==> flow/design.v <==
module freq_div
  #(parameter N = 50000)
(
  input wire clockin,    
  output wire clockout   
);
localparam NBITS = $clog2(N);
reg [NBITS:0] counter_reg = 0;
reg clockout_reg = 0;
always @(posedge clockin) begin
    if (counter_reg == N-1) begin
       counter_reg <= 0;
       clockout_reg <= ~clockout_reg;
    end else
       counter_reg <= counter_reg + 1;
end
assign clockout = clockout_reg;
endmodule
## Step by step through the tools: freq_div

The steps from the RTL of freq_div to its reports follow in flow order.
Lines are those of the file above, counted from 1.
Operators carry their Yosys type and port widths (W data, S select, Z words).
Library cell names are shortened.
A cell with -- has no value.

- Design top: freq_div
- Clock input: clockin
- Standard-cell library: sky130hd
- Timing corner: tt_025C_1v80

## Elaborated design

Yosys after proc, flatten, opt, wreduce and memory -nomap, before mapping. Enables and synchronous resets that opt folds into registers are not counted as muxes. Memory bits, and registers merged into a memory's read port (data or address), are not among the register bits. Print and check cells are not counted. Equal cells are merged and count once.

- Equality and inequality tests: 1
- Add/sub/neg operators: 1
- Bitwise logic cells: 1

Operator list:

| kind | number |
|---|---|
| $add A17 B1 Y17 const B | 1 |
| $eq A17 B16 Y1 const B | 1 |
| $not A1 Y1 | 1 |

- Flip-flop bits (word level): 18
- Cells after elaboration: 5
- Output and inout bits: 1

## Logic depth

Longest topological path by Yosys (ltp), each cell counted once; first at word level (registers and memories cut), then after technology mapping (sequential cells cut; the memories' decode and read muxes count).

- Word-level depth: 1
- ABC_AREA: 0
- Depth in mapped cells: 5
- Depth with buffers taken out: 5

## Mapped cells and area

The flow's flattened synthesis, as Yosys stat reports it; memories are mapped. The netlist is that of the ABC_AREA named above (0 if unset); the other value can give another one.

- Buffers: 0
- Cell area after synthesis: 728.2 µm²
- Mapped cells: 72
- Sequential area: 370.4 µm²
- Mapped flip-flops: 18

Cells by type:

| type | number |
|---|---|
| dfxtp_1 | 17 |
| xnor2_1 | 11 |
| nand3_1 | 8 |
| xor2_1 | 4 |
| nand4_1 | 5 |
| edfxtp_1 | 1 |
| nor2_1 | 8 |
| nor4_4 | 1 |
| nor4_1 | 3 |
| nor3_1 | 3 |
| and3_1 | 2 |
| ha_1 | 1 |
| nand2_1 | 3 |
| or4_4 | 1 |
| and4_1 | 1 |
| inv_1 | 2 |
| nor2b_1 | 1 |

## Path before layout

Source: OpenSTA report_checks on the synthesized netlist (no wires, ideal clock, input and output delay 20% of the period each), path of least setup slack; recovery checks are left aside. Register names are those of the netlist, which keeps one name where synthesis merged equal registers.

- Path type: register to register
- From: register counter_reg[10]
- To: register clockout_reg
- Path delay: 1645 ps
- Path slack: 155 ps
- Launch time at the first pin: 0 ps
- Clock period: 1800 ps
- Setup time: 363 ps
- Arrival time: 1282 ps
- Buffers on the path: 0
- Stages on the path: 3
- Data required time: 1437 ps
- Synthesis period reached: 1645 ps

"path delay" = arrival - input delay + setup time.
"stages on the path": output pins that drive a net of the path, with the launching flip-flop's if there is one; two outputs of one cell count as two.
"synthesis period reached" = period - worst setup slack (recovery checks aside). The figure is calculated, with input and output delays left at 20% of the set period.
Between the ends stands the longest chain of elaborated cells between them, by number of cells; it is not shown to be the way that was timed. Of several equally long chains one is given.
A line is the first line of the expression or statement that the cell stems from. Yosys adds cells for indexed reads and writes and turns some case tables into memories.

- Cell sequence: dfxtp_1 > or4_4 > nor4_4
- Cells in the longest elaborated chain: 1
- Elaborated cells between the ends (all ways): 1
- RTL lines with such cells: 1
- Classes of those cells: eq/ne: 1

RTL lines, path after synthesis:

| item | line | RTL |
|---|---|---|
| start, declared | 8 | `reg [NBITS:0] counter_reg = 0;` |
| start, assigned | 12 | `counter_reg <= 0;` |
| start, assigned | 15 | `counter_reg <= counter_reg + 1;` |
| $eq A17 B16 Y1 | 11 | `if (counter_reg == N-1) begin` |
| end, assigned | 13 | `clockout_reg <= ~clockout_reg;` |
| end, declared | 9 | `reg clockout_reg = 0;` |

## Timing after layout

From the final timing report of run A: the path of least setup slack in the routed layout; clock arrival at registers is part of the times.
The path's times are printed in steps of 10 ps; the period is the one set.

- Path type: register to register
- From: register counter_reg[10]
- To: register counter_reg[14]
- Path slack: -10 ps
- Data required time: 1680 ps
- Launch time at the first pin: 280 ps
- Setup time: 90 ps
- Buffers on the path: 1
- Clock period: 1490 ps
- Stages on the path: 5
- Arrival time: 1690 ps

Between the ends stands the longest chain of elaborated cells between them, by number of cells; it is not shown to be the way that was timed. Of several equally long chains one is given.

- Cell sequence: dfxtp_2 > or4_4 > nor4_4 > buf_4 > nor2_1
- Cells in the longest elaborated chain: 1
- Elaborated cells between the ends (all ways): 2
- RTL lines with such cells: 2
- Classes of those cells: add/sub: 1; eq/ne: 1

RTL lines, path post-layout:

| item | line | RTL |
|---|---|---|
| start, declared | 8 | `reg [NBITS:0] counter_reg = 0;` |
| start, assigned | 12 | `counter_reg <= 0;` |
| start, assigned | 15 | `counter_reg <= counter_reg + 1;` |
| $add A17 B1 Y17 | 15 |  |
| end, assigned | 12 |  |
| end, assigned | 15 |  |
| end, declared | 8 |  |

Appendix: measured runs

Measured results for freq_div: 2 stored runs of the Yosys and OpenROAD flow on sky130hd. The settings differ; the order carries no meaning. The constraints put input and output delay at 20% of the set period each and load the outputs with 0.01 pF.
"achieved period" = clock period - worst setup slack. The figure is calculated, with input and output delays left at 20% of the set period.
"power consumption" is the tool's figure for a default switching activity; nothing was simulated.

### Run A

==> flow/run.sh <==
#!/bin/bash
# the make line also repeats the synthesis and layout settings of config.mk as NAME=value (left out here)
make -C /OpenROAD-flow-scripts/flow DESIGN_CONFIG=/design/flow/config.mk WORK_HOME=/design/flow/orfs CLKGATE_MAP_FILE= finish
==> flow/config.mk <==
export PLATFORM = sky130hd
export DESIGN_NAME = freq_div
export DESIGN_NICKNAME = freq_div
export VERILOG_FILES = /design/flow/design.v
export SDC_FILE = /design/flow/constraint.sdc
export NUM_CORES = 4
export LEC_CHECK = 0
export ABC_AREA = 0
export CAP_MARGIN = 20
export CELL_PAD_IN_SITES_GLOBAL_PLACEMENT = 1
export CORE_MARGIN = 5
export CORE_UTILIZATION = 27
export CTS_CLUSTER_DIAMETER = 271
export MAX_ROUTING_LAYER = met5
export MIN_ROUTING_LAYER = met2
export PLACE_DENSITY = 0.94
export SLEW_MARGIN = 20
export TNS_END_PERCENT = 40
==> flow/constraint.sdc <==
create_clock -name core_clock -period 1.49 [get_ports {clockin}]
set_input_delay 0.2980 -clock core_clock [delete_from_list [all_inputs] [get_ports {clockin}]]
set_output_delay 0.2980 -clock core_clock [all_outputs]
set_load 0.01 [all_outputs]

Results of run A:
- Synthesis area: 728.2 µm²
- Smallest setup slack: -15 ps
- Die size: 3835.3 µm²
- Final setup TNS: -43 ps
- Power consumption: 0.0007772 W
- Achieved period: 1505 ps
- Utilization after layout: 37.4%
- Worst hold slack in the final report: 468 ps

### Run B

==> flow/run.sh <==
#!/bin/bash
# the make line also repeats the synthesis and layout settings of config.mk as NAME=value (left out here)
make -C /OpenROAD-flow-scripts/flow DESIGN_CONFIG=/design/flow/config.mk WORK_HOME=/design/flow/orfs CLKGATE_MAP_FILE= finish
==> flow/config.mk <==
export PLATFORM = sky130hd
export DESIGN_NAME = freq_div
export DESIGN_NICKNAME = freq_div
export VERILOG_FILES = /design/flow/design.v
export SDC_FILE = /design/flow/constraint.sdc
export NUM_CORES = 4
export LEC_CHECK = 0
export CAP_MARGIN = 20
export CORE_MARGIN = 5
export CORE_UTILIZATION = 72
export GPL_ROUTABILITY_DRIVEN = 1
export GPL_TIMING_DRIVEN = 1
export HOLD_SLACK_MARGIN = 0.29
export MAX_ROUTING_LAYER = met4
export MIN_ROUTING_LAYER = met1
export PLACE_DENSITY_LB_ADDON = 0.25
export SLEW_MARGIN = 20
export TNS_END_PERCENT = 15
==> flow/constraint.sdc <==
create_clock -name core_clock -period 2.2 [get_ports {clockin}]
set_input_delay 0.4400 -clock core_clock [delete_from_list [all_inputs] [get_ports {clockin}]]
set_output_delay 0.4400 -clock core_clock [all_outputs]
set_load 0.01 [all_outputs]

Results of run B:
- Final setup TNS: 0 ps
- Worst hold slack in the final report: 496 ps
- Smallest setup slack: 472 ps
- Synthesis area: 728.2 µm²
- Achieved period: 1728 ps
- Die size: 1747.2 µm²
- Power consumption: 0.0004656 W
- Utilization after layout: 82.2%
